==> flow/design.v <==
module array_0_ext(
  input RW0_clk,
  input [6:0] RW0_addr,
  input RW0_en,
  input RW0_wmode,
  input [3:0] RW0_wmask,
  input [19:0] RW0_wdata,
  output [19:0] RW0_rdata
);
  reg reg_RW0_ren;
  reg [6:0] reg_RW0_addr;
  reg [19:0] ram [127:0];
  integer i;
  always @(posedge RW0_clk)
    reg_RW0_ren <= RW0_en && !RW0_wmode;
  always @(posedge RW0_clk)
    if (RW0_en && !RW0_wmode) reg_RW0_addr <= RW0_addr;
  always @(posedge RW0_clk)
    if (RW0_en && RW0_wmode) begin
      for (i=0;i<4;i=i+1) begin
        if (RW0_wmask[i]) begin
          ram[RW0_addr][i*5 +: 5] <= RW0_wdata[i*5 +: 5];
        end
      end
    end
  assign RW0_rdata = ram[reg_RW0_addr];
endmodule
Tool chain data of array_0_ext. The steps from the RTL of array_0_ext to its reports follow in flow order. Line numbers count from 1 in the design file above. Cell names lack the library's common part. A cell with - has no value.

Design top: array_0_ext. Clock: RW0_clk. Standard-cell library: sky130hd. Timing corner: tt_025C_1v80.

Elaborated design. Yosys after proc, flatten, opt, wreduce and memory -nomap, before mapping. Print and check cells are not counted. Equal cells are merged and count once. Memory sizes are those after Yosys's memory passes, which may raise the word count (mostly to a power of two), join words into wider ones and drop unused or constant bits.

The figure for muxes and demuxes is 17. The entry for reduce/logical cells reads 3.

Operators with widths (number): 20-bit 2-to-1 mux (8); 1-bit 2-to-1 mux (8); 7-bit 2-to-1 mux (1); 1-bit logical AND (2); 1-bit zero test (1).

Output and inout bits: 20. For flip-flop bits (word level) the number is 7. Under elaborated cells stands 22. Under input port bits stands 34. For word width x clocked read ports the number is 20. The entry for memory bits (writable) reads 2560. The entry for memories reads 1.

Memories: ram (depth 128, bits a word 20, read ports 1, write ports 1, RTL line 12) `reg [19:0] ram [127:0];`.

Longest topological paths. Yosys ltp: most cells in a row. Word level: on the elaborated netlist, between registers, memories and ports. Mapped: between sequential cells and ports; inverters and the memories' decode and read muxes count.

The figure for depth in word-level cells is 3. For ABC_AREA the number is 1. The entry for gate-level depth with buffers reads 12. Mapped depth without buffers: 9.

After synthesis. The flow's flattened synthesis, as Yosys stat reports it; memories are mapped. The netlist is that of the ABC_AREA named above (0 if unset); the other value can give another one.

Under flip-flop cells stands 2574. The entry for buffer cells reads 626. For cell area after synthesis the number is 0.1052997 mm^2. Under mapped cells stands 9007. Under sequential part of the area stands 0.0772241 mm^2.

Cells by type: edfxtp_1 (number 2567, area in all 7.71E+04 um^2); nand3_1 (number 2524, area in all 1.26E+04 um^2); nand2_1 (number 2713, area in all 1.02E+04 um^2); nor2_1 (number 525, area in all 1970.64 um^2); buf_2 (number 359, area in all 1.8E+03 um^2); clkbuf_1 (number 179, area in all 671.894 um^2); buf_4 (number 34, area in all 255.245 um^2); buf_1 (number 53, area in all 198.941 um^2); dfxtp_1 (number 7, area in all 140.134 um^2); nor3_4 (number 7, area in all 113.859 um^2); nand2_4 (number 10, area in all 112.608 um^2); o21ai_0 (number 7, area in all 35.034 um^2); inv_1 (number 8, area in all 30.029 um^2); inv_2 (number 7, area in all 26.275 um^2); nor2_2 (number 4, area in all 25.024 um^2); buf_8 (number 1, area in all 15.014 um^2); nor3_1 (number 1, area in all 5.005 um^2); clkinv_1 (number 1, area in all 3.754 um^2).

Worst setup path after synthesis. Path of least setup slack by OpenSTA after synthesis, without wires, with an ideal clock, recovery checks aside; 20% of the period is set as input and as output delay. Where synthesis merged equal registers, the netlist keeps one of their names.

Path type: flip-flop to output port. Start: reg (name not given). End: out RW0_rdata[10]. Path delay: 1.455 ns. The figure for slack is 1.425 ns. Arrival time: 1.455 ns. For output delay the number is 0.720 ns. Required time: 2.880 ns. Time at the first pin: 0.000 ns. Under driving pins on the path stands 10. Under period stands 3.6 ns. For buffers on the path the number is 3. The entry for synthesis period reached reads 2.175 ns.

"path delay" is the arrival time less input delay plus setup time. A path that ends at an output port has no setup time. "driving pins on the path": output pins that drive a net of the path, with the launching flip-flop's if there is one; two outputs of one cell count as two. "synthesis period reached" is the clock period less the worst setup slack; recovery checks do not enter. This is arithmetic on one report: input and output delays are still those of the set period (20% each).

Cells stage by stage: dfxtp_1 > buf_2 > inv_2 > clkbuf_1 > clkbuf_1 > nand3_1 > nand3_1 > nand3_1 > nand3_1 > nand2_1.

Ends and longest elaborated chain, after synthesis: end, declared (RTL line 8) `output [19:0] RW0_rdata`.

Chain of elaborated cells between the ends: none given.

Timing after layout. From the final timing report of record 1: the path of least setup slack in the routed layout; clock arrival at registers is part of the times.

Path type: flip-flop to output port. Start: reg (name not given). End: out RW0_rdata[14]. The figure for slack is -1.64 ns. For buffers on the path the number is 8. Under period stands 2.16 ns. For output delay the number is 0.43 ns. Under driving pins on the path stands 17. Required time: 1.73 ns. Time at the first pin: 0.85 ns. Arrival time: 3.36 ns.

Cells stage by stage: dfxtp_4 > buf_12 > buf_16 > buf_12 > buf_8 > buf_12 > nand2_1 > nand3_1 > nand3_1 > nand3_1 > nand3_1 > nand3_2 > nand3_1 > buf_4 > nand2_1 > buf_6 > buf_4.

Ends and longest elaborated chain, post-layout: end, declared (RTL line 8) `output [19:0] RW0_rdata`.

Chain of elaborated cells between the ends: none given.

Module array_0_ext, platform sky130hd: 2 stored runs of the flow (Yosys, OpenROAD) with differing settings, in no particular order. Input and output delays are each 20% of the period that was set; the output load is 0.01 pF. "time of the worst setup path" means the part of the period allowed to the worst setup path (the constraints hold back 20% at inputs and 20% at outputs) less its slack; where the path has registers, the arrival times of their clocks count too. "total power of the final layout": no workload was simulated; the value follows from the tool's default switching activity.

Files of record 1:
==> flow/run.sh <==
#!/bin/bash
# the make line also repeats the synthesis and layout settings of config.mk as NAME=value (left out here)
make -C /OpenROAD-flow-scripts/flow DESIGN_CONFIG=/design/flow/config.mk WORK_HOME=/design/flow/orfs CLKGATE_MAP_FILE= finish
==> flow/config.mk <==
export PLATFORM = sky130hd
export DESIGN_NAME = array_0_ext
export DESIGN_NICKNAME = array_0_ext
export VERILOG_FILES = /design/flow/design.v
export SDC_FILE = /design/flow/constraint.sdc
export NUM_CORES = 4
export LEC_CHECK = 0
export ABC_AREA = 1
export CAP_MARGIN = 30
export CELL_PAD_IN_SITES_DETAIL_PLACEMENT = 1
export CELL_PAD_IN_SITES_GLOBAL_PLACEMENT = 0
export CORE_MARGIN = 9
export CORE_UTILIZATION = 49
export CTS_CLUSTER_DIAMETER = 57
export CTS_CLUSTER_SIZE = 25
export GPL_TIMING_DRIVEN = 1
export PLACE_DENSITY_LB_ADDON = 0.12
export SLEW_MARGIN = 20
==> flow/constraint.sdc <==
create_clock -name core_clock -period 2.16 [get_ports {RW0_clk}]
set_input_delay 0.4320 -clock core_clock [delete_from_list [all_inputs] [get_ports {RW0_clk}]]
set_output_delay 0.4320 -clock core_clock [all_outputs]
set_load 0.01 [all_outputs]

Results of record 1. For the mapped cell area after synthesis the run shows 0.1052997 mm^2. The die footprint comes to 0.23191 mm^2. For the utilization after layout the run shows 60.4%. For the lowest setup slack the run shows -1.636 ns. The final worst hold slack reads 0.052 ns. The measured total power of the final layout is 106.487 mW. The time of the worst setup path is 3.36 ns. Type of the worst setup path: flip-flop to output port.

Files of record 2:
==> flow/run.sh <==
#!/bin/bash
# the make line also repeats the synthesis and layout settings of config.mk as NAME=value (left out here)
make -C /OpenROAD-flow-scripts/flow DESIGN_CONFIG=/design/flow/config.mk WORK_HOME=/design/flow/orfs CLKGATE_MAP_FILE= finish
==> flow/config.mk <==
export PLATFORM = sky130hd
export DESIGN_NAME = array_0_ext
export DESIGN_NICKNAME = array_0_ext
export VERILOG_FILES = /design/flow/design.v
export SDC_FILE = /design/flow/constraint.sdc
export NUM_CORES = 4
export LEC_CHECK = 0
export CAP_MARGIN = 10
export CELL_PAD_IN_SITES_GLOBAL_PLACEMENT = 3
export CORE_ASPECT_RATIO = 0.64
export CORE_MARGIN = 2
export CORE_UTILIZATION = 27
export CTS_CLUSTER_SIZE = 10
export GPL_ROUTABILITY_DRIVEN = 0
export GPL_TIMING_DRIVEN = 1
export MIN_ROUTING_LAYER = met1
export PLACE_DENSITY_LB_ADDON = 0.07
export SETUP_SLACK_MARGIN = 0.32
export SLEW_MARGIN = 20
==> flow/constraint.sdc <==
create_clock -name core_clock -period 2.53 [get_ports {RW0_clk}]
set_input_delay 0.5060 -clock core_clock [delete_from_list [all_inputs] [get_ports {RW0_clk}]]
set_output_delay 0.5060 -clock core_clock [all_outputs]
set_load 0.01 [all_outputs]

Results of record 2. For the mapped cell area after synthesis the run shows 0.1001135 mm^2. The die footprint comes to 0.375798 mm^2. For the utilization after layout the run shows 34.8%. For the lowest setup slack the run shows -2.200 ns. The final worst hold slack reads 0.092 ns. The measured total power of the final layout is 95.528 mW. The time of the worst setup path is 4.22 ns. Type of the worst setup path: flip-flop to output port.
